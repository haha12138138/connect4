==> flow/design.v <==
`timescale 1ns / 1ps
module game_board (
	 input rst_n
	,input clk
	,input [2:0] check_addr
	,input [2:0] put_chip_addr
	,input [2:0] display_addr
	,input [2:0] row_addr_sel 
	,input [2:0] col_addr
	,input [1:0] put_chip_data
	,input check_r_en
	,input put_r_en
	,input disply_r_en
	,input ram_w_en
	,output reg [15:0] output_data
);
reg[15:0] ram[7:0];
reg[2:0] row_addr;
reg[3:0] put_chip_state;
reg[2:0] next_state;
integer i;
reg[3:0] col_w_addrl;
always @ (*)
begin
	col_w_addrl=(col_addr<<1);
end  
always @ (*)
begin
	case(row_addr_sel)
	1:
	begin
		row_addr=display_addr;
	end
	2:
	begin
		row_addr=put_chip_addr;
	end
	4:
	begin
		row_addr=check_addr;
	end
	default:
	begin
		row_addr=display_addr;
	end
	endcase
end  
always @ (*)
begin
	output_data=(check_r_en|put_r_en|disply_r_en)?ram[row_addr]:0;
end  
always @(negedge rst_n or posedge clk)
begin
	if(!rst_n) 
	begin
		for(i=0;i<8;i=i+1)
		begin
			ram[i]<=0;
		end
	end
	else 
	begin
		if(ram_w_en)
		begin
			ram[row_addr][col_w_addrl+:2]<=put_chip_data;
		end
	end
end 
endmodule     	
Step by step through the tools: game_board. Tool output for the design above, in the order of the flow. Lines are those of the file above, counted from 1. Operators: Yosys type, input widths -> output width; for muxes data width and select width s. Library cell names are shortened. Not given: --

Top module: game_board. Clock input: clk. Library: sky130hd. Corner: tt_025C_1v80.

Word level. Yosys after proc, flatten, opt, wreduce and memory -nomap, before mapping. Print and check cells are not counted. Equal cells are merged and count once.

The figure for output and inout port bits is 16. Under bits in registers stands 128. The figure for input bits is 23. Cells after elaboration: 75.

Under bitwise logic cells stands 27. Multiplexer cells: 11. Under add/subtract/negate cells stands 1. The figure for equality and inequality tests is 9. The entry for shift-type cells reads 2. For reduce/logical cells the number is 17.

Operators with widths (count): $mux 16 (9); $and 16x16->16 (8); $or 16x16->16 (8); $pmux 16 s8 (1); $reduce_or 7->1 (8); $shift 2x33->16 (1); $shift 2x33->16 const A (1); $neg 4->33 (1); $not 16->16 (1); $reduce_and 2->1 (8); $eq 3x3->1 const B (5); $eq 3x2->1 const B (3); $not 1->1 (8); $pmux 3 s2 (1); $eq 3x1->1 const B (1); $logic_not 3->1 (1); $or 1x1->1 (2).

Longest topological paths. Depth = most cells in a row (Yosys ltp): at word level without a register or memory, in the mapped netlist without a sequential cell, where the memories' decode and read muxes count.

The figure for depth after elaboration is 6. For ABC_AREA the number is 1. The entry for mapped depth reads 14. The entry for depth with buffers taken out reads 12.

Synthesis result. Source: synth_stat.txt of the flow (Yosys; design flattened, memories mapped). It holds for the ABC_AREA given above (unset counts as 0); a run with the other value may have another netlist. Totals and module areas in this step are rounded.

Cells by type: dfrtp_1 (count 128, total area 3.2E+03 um^2); o21ai_0 (count 188, total area 940.902 um^2); nand2_1 (count 142, total area 533.011 um^2); nand3_1 (count 75, total area 375.36 um^2); nor2_1 (count 64, total area 240.23 um^2); o21ai_1 (count 43, total area 215.206 um^2); inv_1 (count 39, total area 146.39 um^2); buf_2 (count 21, total area 105.101 um^2); clkbuf_1 (count 22, total area 82.579 um^2); a21oi_1 (count 16, total area 80.077 um^2); nand3_2 (count 8, total area 80.077 um^2); o22ai_1 (count 12, total area 75.072 um^2); nor2_4 (count 5, total area 56.304 um^2); ha_1 (count 4, total area 50.048 um^2); nor2_2 (count 7, total area 43.792 um^2); nand2_2 (count 4, total area 25.024 um^2); nand4_1 (count 4, total area 25.024 um^2); buf_6 (count 2, total area 22.522 um^2).

Other cell types: 10; their cells: 17.

Under area of sequential cells stands 3200 um^2. The entry for chip area (Yosys) reads 6400 um^2. For flip-flops the number is 128. The figure for cells in the netlist is 801. The figure for buffer cells is 49.

Path before layout. Path of least setup slack by OpenSTA after synthesis, without wires, with an ideal clock, recovery checks aside; 20% of the period is set as input and as output delay. Where synthesis merged equal registers, the netlist keeps one of their names.

Path kind: input to output. Start point: input row_addr_sel[1]. End point: output output_data[11]. Under path buffers stands 2. Under external output delay stands 0.880 ns. The figure for path delay is 1.243 ns. Clock period: 4.4 ns. Arrival time: 2.123 ns. The entry for external input delay reads 0.880 ns. The entry for slack reads 1.397 ns. Required time: 3.520 ns. Under time at the first pin stands 0.880 ns. For driving pins on the path the number is 11. The figure for synthesis period reached is 3.003 ns.

"path delay" is the arrival time less input delay plus setup time. At an output port there is no setup time. "driving pins on the path": output pins that drive a net of the path, with the launching flip-flop's if there is one; two outputs of one cell count as two. "synthesis period reached" is the clock period less the worst setup slack; recovery checks do not enter. This is arithmetic on one report: input and output delays are still those of the set period (20% each). Between the ends stands the longest chain of elaborated cells between them, by number of cells; it is not shown to be the way that was timed. Of several equally long chains one is given. Each line given opens the expression or statement behind the cell; cells for indexed reads and writes are added by Yosys, which also makes memories of some case tables.

Path through: nor2_4 -> nand2_2 -> nand2_2 -> nand3_2 -> nand2_4 -> buf_2 -> buf_2 -> nand3_1 -> nand2_1 -> nor2_1 -> a21oi_1. Length of the longest elaborated chain: 5. The entry for elaborated cells on any way between the ends reads 13. Classes of those cells: eq/ne: 9; mux: 3; reduce/logical: 1.

Ends and longest elaborated chain, after synthesis: start, declared (line 8) `,input [2:0] row_addr_sel`; $eq 3x3->1 (line 29) `case(row_addr_sel)`; $pmux 3 s2 (line 29); $eq 3x3->1 (line 50) `output_data=(check_r_en|put_r_en|disply_r_en)?ram[row_addr]:0;`; $pmux 16 s8 (line 50); $mux 16 (line 50); end, declared (line 15) `,output reg [15:0] output_data`.

Timing after layout. From the final timing report of run A: the path of least setup slack in the routed layout; clock arrival at registers is part of the times.

Path kind: input to output. Start point: input put_chip_addr[1]. End point: output output_data[9]. Arrival time: 3.05 ns. Required time: 4.27 ns. For driving pins on the path the number is 11. Under path buffers stands 3. Under external output delay stands 1.07 ns. The entry for slack reads 1.23 ns. Under time at the first pin stands 1.07 ns. Clock period: 5.34 ns. The entry for external input delay reads 1.07 ns.

Between the ends stands the longest chain of elaborated cells between them, by number of cells; it is not shown to be the way that was timed. Of several equally long chains one is given.

Path through: clkdlybuf4s50_1 -> nand4_1 -> nand2_1 -> nor2_4 -> nor2_4 -> nand2_2 -> buf_6 -> nor2_1 -> nor2_1 -> a21oi_2 -> clkdlybuf4s15_1. Length of the longest elaborated chain: 4. The entry for elaborated cells on any way between the ends reads 11. Classes of those cells: eq/ne: 7; mux: 3; reduce/logical: 1.

Ends and longest elaborated chain, post-layout: start, declared (line 6) `,input [2:0] put_chip_addr`; $pmux 3 s2 (line 29) `case(row_addr_sel)`; $eq 3x3->1 (line 50) `output_data=(check_r_en|put_r_en|disply_r_en)?ram[row_addr]:0;`; $pmux 16 s8 (line 50); $mux 16 (line 50); end, declared (line 15) `,output reg [15:0] output_data`.

Wiki page: game_board / flow data

Top module game_board; platform sky130hd; tools Yosys and OpenROAD; 2 stored runs in no particular order. Input and output delays are each 20% of the period that was set; the output load is 0.01 pF. By "time on the worst setup path" is meant the share of the clock period that the worst setup path is allowed (20% is reserved at inputs, 20% at outputs), minus its slack. Clock arrival times at its registers enter into it. By "total power of the final layout" is meant OpenSTA's value without simulated activity: inputs other than the clock are taken to toggle once in ten clock periods, and the tool carries that through the logic. Values from the reports are rounded here.

Run A has these settings: period_ns 5.34; CORE_UTILIZATION 41; SETUP_SLACK_MARGIN 1.06; PLACE_DENSITY_LB_ADDON 0.28; CORE_MARGIN 10; CELL_PAD_IN_SITES_GLOBAL_PLACEMENT 0; TNS_END_PERCENT 45; ABC_AREA 1; GPL_ROUTABILITY_DRIVEN 0; CTS_CLUSTER_SIZE 10; SLEW_MARGIN 5; CAP_MARGIN 20. The post-synthesis cell area reads 6400 um^2. For the die outline area the run shows 21000 um^2. The standard-cell area after layout comes to 7760 um^2. The post-route utilization comes to 0.509. The measured smallest setup slack is 1.23 ns. For the summed negative setup slack the run shows 0.000 ns. The total power of the final layout comes to 2900 uW. The time on the worst setup path reads 1.98 ns. Worst path kind: input to output.

Run B has these settings: period_ns 2.05; CORE_UTILIZATION 33; SETUP_SLACK_MARGIN 0.53; PLACE_DENSITY_LB_ADDON 0.21; CORE_MARGIN 2; CTS_CLUSTER_SIZE 91; CTS_CLUSTER_DIAMETER 155; CAP_MARGIN 35; SLEW_MARGIN 25. The post-synthesis cell area reads 6580 um^2. For the die outline area the run shows 21100 um^2. The standard-cell area after layout comes to 11500 um^2. The post-route utilization comes to 0.59. The measured smallest setup slack is -0.662 ns. For the summed negative setup slack the run shows -16.3 ns. The total power of the final layout comes to 9150 uW. The time on the worst setup path reads 1.89 ns. Worst path kind: input to output.
