==> flow/design.v <==
`timescale 1ns / 1ps
module check_grid (
	 input rst_n
	,input clk
	,input check_en
	,input [7:0] sub_data
	,input sub_rst
	,output G_WIN
	,output O_WIN
);
reg [7:0] a[3:0];
integer i ;
always @(negedge rst_n or posedge clk)
begin
	if(!rst_n)
	begin
		for(i=0;i<4;i=i+1)
		begin
			a[i]<=0;
		end
	end
	else if(sub_rst)
	begin
		for(i=0;i<4;i=i+1)
		begin
			a[i]<=0;
		end
	end
	else 
	begin
		a[0]<=(check_en)?sub_data:a[0];
		for(i=1;i<4;i=i+1)
		begin
			a[i]<=(check_en)?a[i-1]:a[i];
		end
	end
end 
wire [6:0]G_WIN_TEMP;
wire [6:0]O_WIN_TEMP;
check_slice slice0({a[0][0],a[0][2],a[0][4],a[0][6]},
				   {a[0][1],a[0][3],a[0][5],a[0][7]},
				   G_WIN_TEMP[0],O_WIN_TEMP[0]); 
check_slice slice1({a[0][0],a[1][0],a[2][0],a[3][0]},
				   {a[0][1],a[1][1],a[2][1],a[3][1]},
				   G_WIN_TEMP[1],O_WIN_TEMP[1]); 
check_slice slice2({a[0][2],a[1][2],a[2][2],a[3][2]},
				   {a[0][3],a[1][3],a[2][3],a[3][3]},
				   G_WIN_TEMP[2],O_WIN_TEMP[2]);
check_slice slice3({a[0][4],a[1][4],a[2][4],a[3][4]},
				   {a[0][5],a[1][5],a[2][5],a[3][5]},
				   G_WIN_TEMP[3],O_WIN_TEMP[3]);
check_slice slice4({a[0][6],a[1][6],a[2][6],a[3][6]},
				   {a[0][7],a[1][7],a[2][7],a[3][7]},
				   G_WIN_TEMP[4],O_WIN_TEMP[4]);
check_slice slice5({a[0][0],a[1][2],a[2][4],a[3][6]},
				   {a[0][1],a[1][3],a[2][5],a[3][7]},
				   G_WIN_TEMP[5],O_WIN_TEMP[5]); 
check_slice slice6({a[0][6],a[1][4],a[2][2],a[3][0]},
				   {a[0][7],a[1][5],a[2][3],a[3][1]},
				   G_WIN_TEMP[6],O_WIN_TEMP[6]); 
assign G_WIN=|G_WIN_TEMP;
assign O_WIN=|O_WIN_TEMP ;
endmodule     	
`timescale 1ns / 1ps
module check_slice (
	 input [3:0] a 
	,input [3:0] b
	,output  G_check_4
	,output  O_check_4
);
assign G_check_4 = (&a)&(&(~b));
assign O_check_4 = (&b)&(&(~a));
endmodule
`timescale 1ns / 1ps
module check_statemachine (
	 input rst_n
	,input clk
	,input check_en
	,input[15:0] ram_r_val
	,output reg [2:0] check_addr
	,output reg  check_r_en
	,output   check_4
	,output   G_WIN
	,output  O_WIN
	,output reg  finished
);
reg[3:0] cnt1;
reg[2:0] cnt2;
reg sub_rst;
reg[2:0]bit_band;
assign  check_4= G_WIN|O_WIN;
wire[7:0] sub_data;
assign sub_data = ram_r_val[(bit_band<<1)+:8];
check_grid check_grid(rst_n,clk,check_en,sub_data,
					  sub_rst,G_WIN,O_WIN);
always @(negedge rst_n or posedge clk)
begin
	if(!rst_n) 
	begin
		cnt1<=0;
	end
	else if (!check_en)
	begin
		cnt1<=0;
	end
	else 
	begin
		cnt1<=(sub_rst)?0:cnt1+1;
	end
end 
always @ (posedge clk or negedge rst_n)
begin
	if(~rst_n)
	begin
		cnt2<=0;
	end
	else if (!check_en|finished)
	begin
		cnt2<=0;
	end
	else
	begin
		cnt2<=(sub_rst)?cnt2+1:cnt2;
	end
end
always @ (*)
begin
	sub_rst=(cnt1==8);
	bit_band=cnt2;
	finished=(cnt2==4)&sub_rst;
	check_addr=cnt1;
	check_r_en=(~sub_rst)&check_en;
end  
endmodule     	
Tool chain data of check_statemachine. Tool output for the design above, in the order of the flow. Lines are those of the file above, counted from 1. Operators: Yosys type, input widths -> output width; for muxes data width and select width s. Library cell names are shortened. The mark - stands for no value.

Design top: check_statemachine. Clock input: clk. Cell library: sky130hd. Corner: tt_025C_1v80.

After elaboration. Source: Yosys, flattened and elaborated. Widths are those after wreduce. Registers that Yosys merges into a memory's read port (data or address) are not register bits. Print and check cells do not count. Equal cells are merged and count once.

For add/subtract/negate cells the number is 2. $mul: 0. The figure for div/mod/pow operators is 0. $lt $le $gt $ge: 0. Under eq/ne operators stands 2. Under shift-type cells stands 1. Muxes and demuxes: 12. Bitwise gates (word level): 33. Under reductions and logical operators stands 33.

Operators by type and width (number): $reduce_and 4->1 (28); $mux 8 (8); $not 4->4 (14); $and 1x1->1 (16); $shiftx 16x4->8 (1); $reduce_or 7->1 (2); $mux 4 (2); $mux 3 (2); $reduce_bool 2->1 (2); $add 4x1->4 const B (1); $eq 4x4->1 const B (1); $add 3x1->3 const B (1); $eq 3x3->1 const B (1); $or 1x1->1 (2); $not 1->1 (1); $logic_not 1->1 (1).

Under bits in registers stands 39. The entry for latch bits reads 0. The entry for memory bits (writable) reads 0. The entry for ROM bits reads 0. The figure for word width x clocked read ports is 0. The entry for memory cells reads 0. For bits of input ports the number is 19. The figure for output and inout bits is 8. Elaborated cells: 89.

Depth. Longest topological path by Yosys (ltp), each cell counted once; first at word level (registers and memories cut), then after technology mapping (sequential cells cut; the memories' decode and read muxes count).

Word-level depth: 5. The entry for ABC_AREA reads 0. Mapped depth: 7. Under gate-level depth less buffers stands 7.

Mapped cells and area. Source: synth_stat.txt of the flow (Yosys; design flattened, memories mapped). It holds for the ABC_AREA given above (unset counts as 0); a run with the other value may have another netlist. The area totals of this step are shown rounded.

Cells by type: dfrtp_1 (number 39, area in all 975.936 sq um); mux2i_1 (number 32, area in all 320.307 sq um); mux4_2 (number 8, area in all 180.173 sq um); nor2_1 (number 36, area in all 135.13 sq um); nor2b_1 (number 12, area in all 75.072 sq um); ha_1 (number 4, area in all 50.048 sq um); nor4bb_1 (number 4, area in all 40.038 sq um); buf_4 (number 5, area in all 37.536 sq um); nand3_1 (number 7, area in all 35.034 sq um); nand2b_1 (number 5, area in all 31.28 sq um); inv_1 (number 8, area in all 30.029 sq um); buf_2 (number 5, area in all 25.024 sq um); buf_6 (number 2, area in all 22.522 sq um); nand3b_1 (number 3, area in all 22.522 sq um); o21ai_0 (number 4, area in all 20.019 sq um); a32oi_1 (number 2, area in all 17.517 sq um); nand4b_1 (number 2, area in all 17.517 sq um); xnor2_1 (number 2, area in all 17.517 sq um).

Other cell types: 16; their cells: 21.

The figure for mapped cells is 201. The entry for cell area after synthesis reads 2200 sq um. Under sequential area stands 976 sq um. The figure for mapped flip-flops is 39. Buffer cells: 12.

By module: a second synthesis without flattening, with its own total; a netlist apart from the flattened one above.

For cells (unflattened synthesis) the number is 205. The entry for area (unflattened synthesis) reads 2360 sq um.

Each row is one instance without its submodules.

Modules: check_grid (times used 1, cells 109, area 1350 sq um, seq. area 801 sq um); check_statemachine (times used 1, cells 54, area 623 sq um, seq. area 175 sq um); check_slice (times used 7, cells 6, area 55.1 sq um, seq. area 0.0 sq um).

Timing after synthesis. OpenSTA on the mapped netlist: ideal clock, no wires. The path of least setup slack (recovery checks aside). Input and output delay are each 20% of the period. Register names are those of the netlist, which keeps one name where synthesis merged equal registers.

Path type: register to output. Start point: register check_grid.a[0][5]. End point: output check_4. For clock period the number is 2.49 ns. For output delay the number is 0.498 ns. The figure for time at the first pin is 0.000 ns. The figure for arrival is 1.117 ns. Under data required time stands 1.992 ns. Path slack: 0.875 ns. The figure for path delay is 1.117 ns. For stages on the path the number is 6. Under path buffers stands 0. Under synthesis period reached stands 1.615 ns.

"path delay" is the arrival time less input delay plus setup time. A path that ends at an output port has no setup time. "stages on the path": output pins that drive a net of the path, with the launching flip-flop's if there is one; two outputs of one cell count as two. "synthesis period reached" is the clock period less the worst setup slack; recovery checks do not enter. This is arithmetic on one report: input and output delays are still those of the set period (20% each). The rows between start and end are the longest chain of elaborated cells between them; the timing report does not say that the signal goes this way. Where chains are equally long, one stands for them. Each line given opens the expression or statement behind the cell; cells for indexed reads and writes are added by Yosys, which also makes memories of some case tables. A register here has more assigning lines than the two given.

Cell sequence: dfrtp_1 -> and4bb_1 -> a32oi_1 -> o21ai_1 -> nor4_2 -> nand3_1. The entry for cells in the longest elaborated chain reads 5. For elaborated cells between the ends (all ways) the number is 13. The figure for RTL lines with such cells is 5. Those cells by class: 7 x logic; 6 x reduce/logical.

RTL lines, path post-synthesis: start, declared (line 11) `reg [7:0] a[3:0];`; start, assigned (line 19) `a[i]<=0;`; start, assigned (line 31) `a[0]<=(check_en)?sub_data:a[0];`; $not 4->4 (line 71) `assign G_check_4 = (&a)&(&(~b));`; $reduce_and 4->1 (line 71); $and 1x1->1 (line 71); $reduce_or 7->1 (line 61) `assign G_WIN=|G_WIN_TEMP;`; $or 1x1->1 (line 91) `assign  check_4= G_WIN|O_WIN;`; end, declared (line 82) `,output check_4`.

Timing after layout. Path of least setup slack in the final report of run 1 (OpenROAD, finished layout, wires in). Where an end is a register, its clock arrival counts in the times.

Path type: register to output. Start point: register check_grid.a[2][4]. End point: output check_4. For clock period the number is 1.5 ns. For output delay the number is 0.30 ns. The figure for time at the first pin is 0.30 ns. The figure for arrival is 1.62 ns. Under data required time stands 1.20 ns. Path slack: -0.42 ns. For stages on the path the number is 7. Under path buffers stands 2.

The rows between start and end are the longest chain of elaborated cells between them; the timing report does not say that the signal goes this way. Where chains are equally long, one stands for them. A register here has more assigning lines than the two given.

Cell sequence: dfrtp_1 -> nand2b_1 -> buf_4 -> nor3_1 -> nor4_4 -> nand3_1 -> buf_2. The entry for cells in the longest elaborated chain reads 5. For elaborated cells between the ends (all ways) the number is 13. The figure for RTL lines with such cells is 5. Those cells by class: 7 x logic; 6 x reduce/logical.

RTL lines, path post-layout: start, declared (line 11) `reg [7:0] a[3:0];`; start, assigned (line 19) `a[i]<=0;`; start, assigned (line 34) `a[i]<=(check_en)?a[i-1]:a[i];`; $not 4->4 (line 72) `assign O_check_4 = (&b)&(&(~a));`; $reduce_and 4->1 (line 72); $and 1x1->1 (line 72); $reduce_or 7->1 (line 62) `assign O_WIN=|O_WIN_TEMP ;`; $or 1x1->1 (line 91) `assign  check_4= G_WIN|O_WIN;`; end, declared (line 82) `,output check_4`.

Memo
Re: implementation data of check_statemachine

Top module check_statemachine; platform sky130hd; tools Yosys and OpenROAD; 2 stored runs in no particular order. Input and output delays are each 20% of the period that was set; the output load is 0.01 pF. "clock period achieved" = clock period - worst setup slack. The figure is calculated, with input and output delays left at 20% of the set period. "time used up by the worst setup path" is the time allowed to the run's worst setup path (the clock period less input and output delay, where it has them) less its slack. Clock arrival times count: a late capture clock shortens it, a late launch clock lengthens it. "total power of the final layout" is the tool's figure for a default switching activity; nothing was simulated. Results are given in rounded form.

Files of run 1:
==> flow/run.sh <==
#!/bin/bash
# the make line also repeats the synthesis and layout settings of config.mk as NAME=value (left out here)
make -C /OpenROAD-flow-scripts/flow DESIGN_CONFIG=/design/flow/config.mk WORK_HOME=/design/flow/orfs CLKGATE_MAP_FILE= finish
==> flow/config.mk <==
export PLATFORM = sky130hd
export DESIGN_NAME = check_statemachine
export DESIGN_NICKNAME = check_statemachine
export VERILOG_FILES = /design/flow/design.v
export SDC_FILE = /design/flow/constraint.sdc
export NUM_CORES = 4
export LEC_CHECK = 0
export CAP_MARGIN = 20
export CORE_MARGIN = 2
export CORE_UTILIZATION = 40
export SETUP_SLACK_MARGIN = 0.02
export SLEW_MARGIN = 20
==> flow/constraint.sdc <==
create_clock -name core_clock -period 1.5 [get_ports {clk}]
set_input_delay 0.3000 -clock core_clock [delete_from_list [all_inputs] [get_ports {clk}]]
set_output_delay 0.3000 -clock core_clock [all_outputs]
set_load 0.01 [all_outputs]

Results of run 1. The worst slack on setup checks reads -0.417 ns. The time used up by the worst setup path reads 1.62 ns. Worst path kind: register to output. For the standard-cell area after routing the run shows 3,080 sq um. The area of the synthesized netlist reads 2,200 sq um. For the clock period achieved the run shows 1.917 ns. The measured final setup TNS is -1.51 ns. For the total die area the run shows 6,120 sq um. The utilization after routing is 0.57. For the total power of the final layout the run shows 0.00311 W.

Files of run 2:
==> flow/run.sh <==
#!/bin/bash
# the make line also repeats the synthesis and layout settings of config.mk as NAME=value (left out here)
make -C /OpenROAD-flow-scripts/flow DESIGN_CONFIG=/design/flow/config.mk WORK_HOME=/design/flow/orfs CLKGATE_MAP_FILE= finish
==> flow/config.mk <==
export PLATFORM = sky130hd
export DESIGN_NAME = check_statemachine
export DESIGN_NICKNAME = check_statemachine
export VERILOG_FILES = /design/flow/design.v
export SDC_FILE = /design/flow/constraint.sdc
export NUM_CORES = 4
export LEC_CHECK = 0
export ABC_AREA = 1
export CAP_MARGIN = 30
export CELL_PAD_IN_SITES_DETAIL_PLACEMENT = 0
export CORE_ASPECT_RATIO = 0.54
export CORE_MARGIN = 2
export CORE_UTILIZATION = 49
export CTS_CLUSTER_SIZE = 32
export GPL_ROUTABILITY_DRIVEN = 0
export MAX_ROUTING_LAYER = met4
export PLACE_DENSITY = 0.53
export SLEW_MARGIN = 30
==> flow/constraint.sdc <==
create_clock -name core_clock -period 2.3 [get_ports {clk}]
set_input_delay 0.4600 -clock core_clock [delete_from_list [all_inputs] [get_ports {clk}]]
set_output_delay 0.4600 -clock core_clock [all_outputs]
set_load 0.01 [all_outputs]

Results of run 2. The utilization after routing is 0.6. The worst slack on setup checks reads 0.200 ns. For the total power of the final layout the run shows 0.00162 W. The area of the synthesized netlist reads 2,290 sq um. The measured final setup TNS is 0.000 ns. For the standard-cell area after routing the run shows 2,720 sq um. For the total die area the run shows 5,270 sq um. The time used up by the worst setup path reads 1.64 ns. Worst path kind: register to output. For the clock period achieved the run shows 2.100 ns.
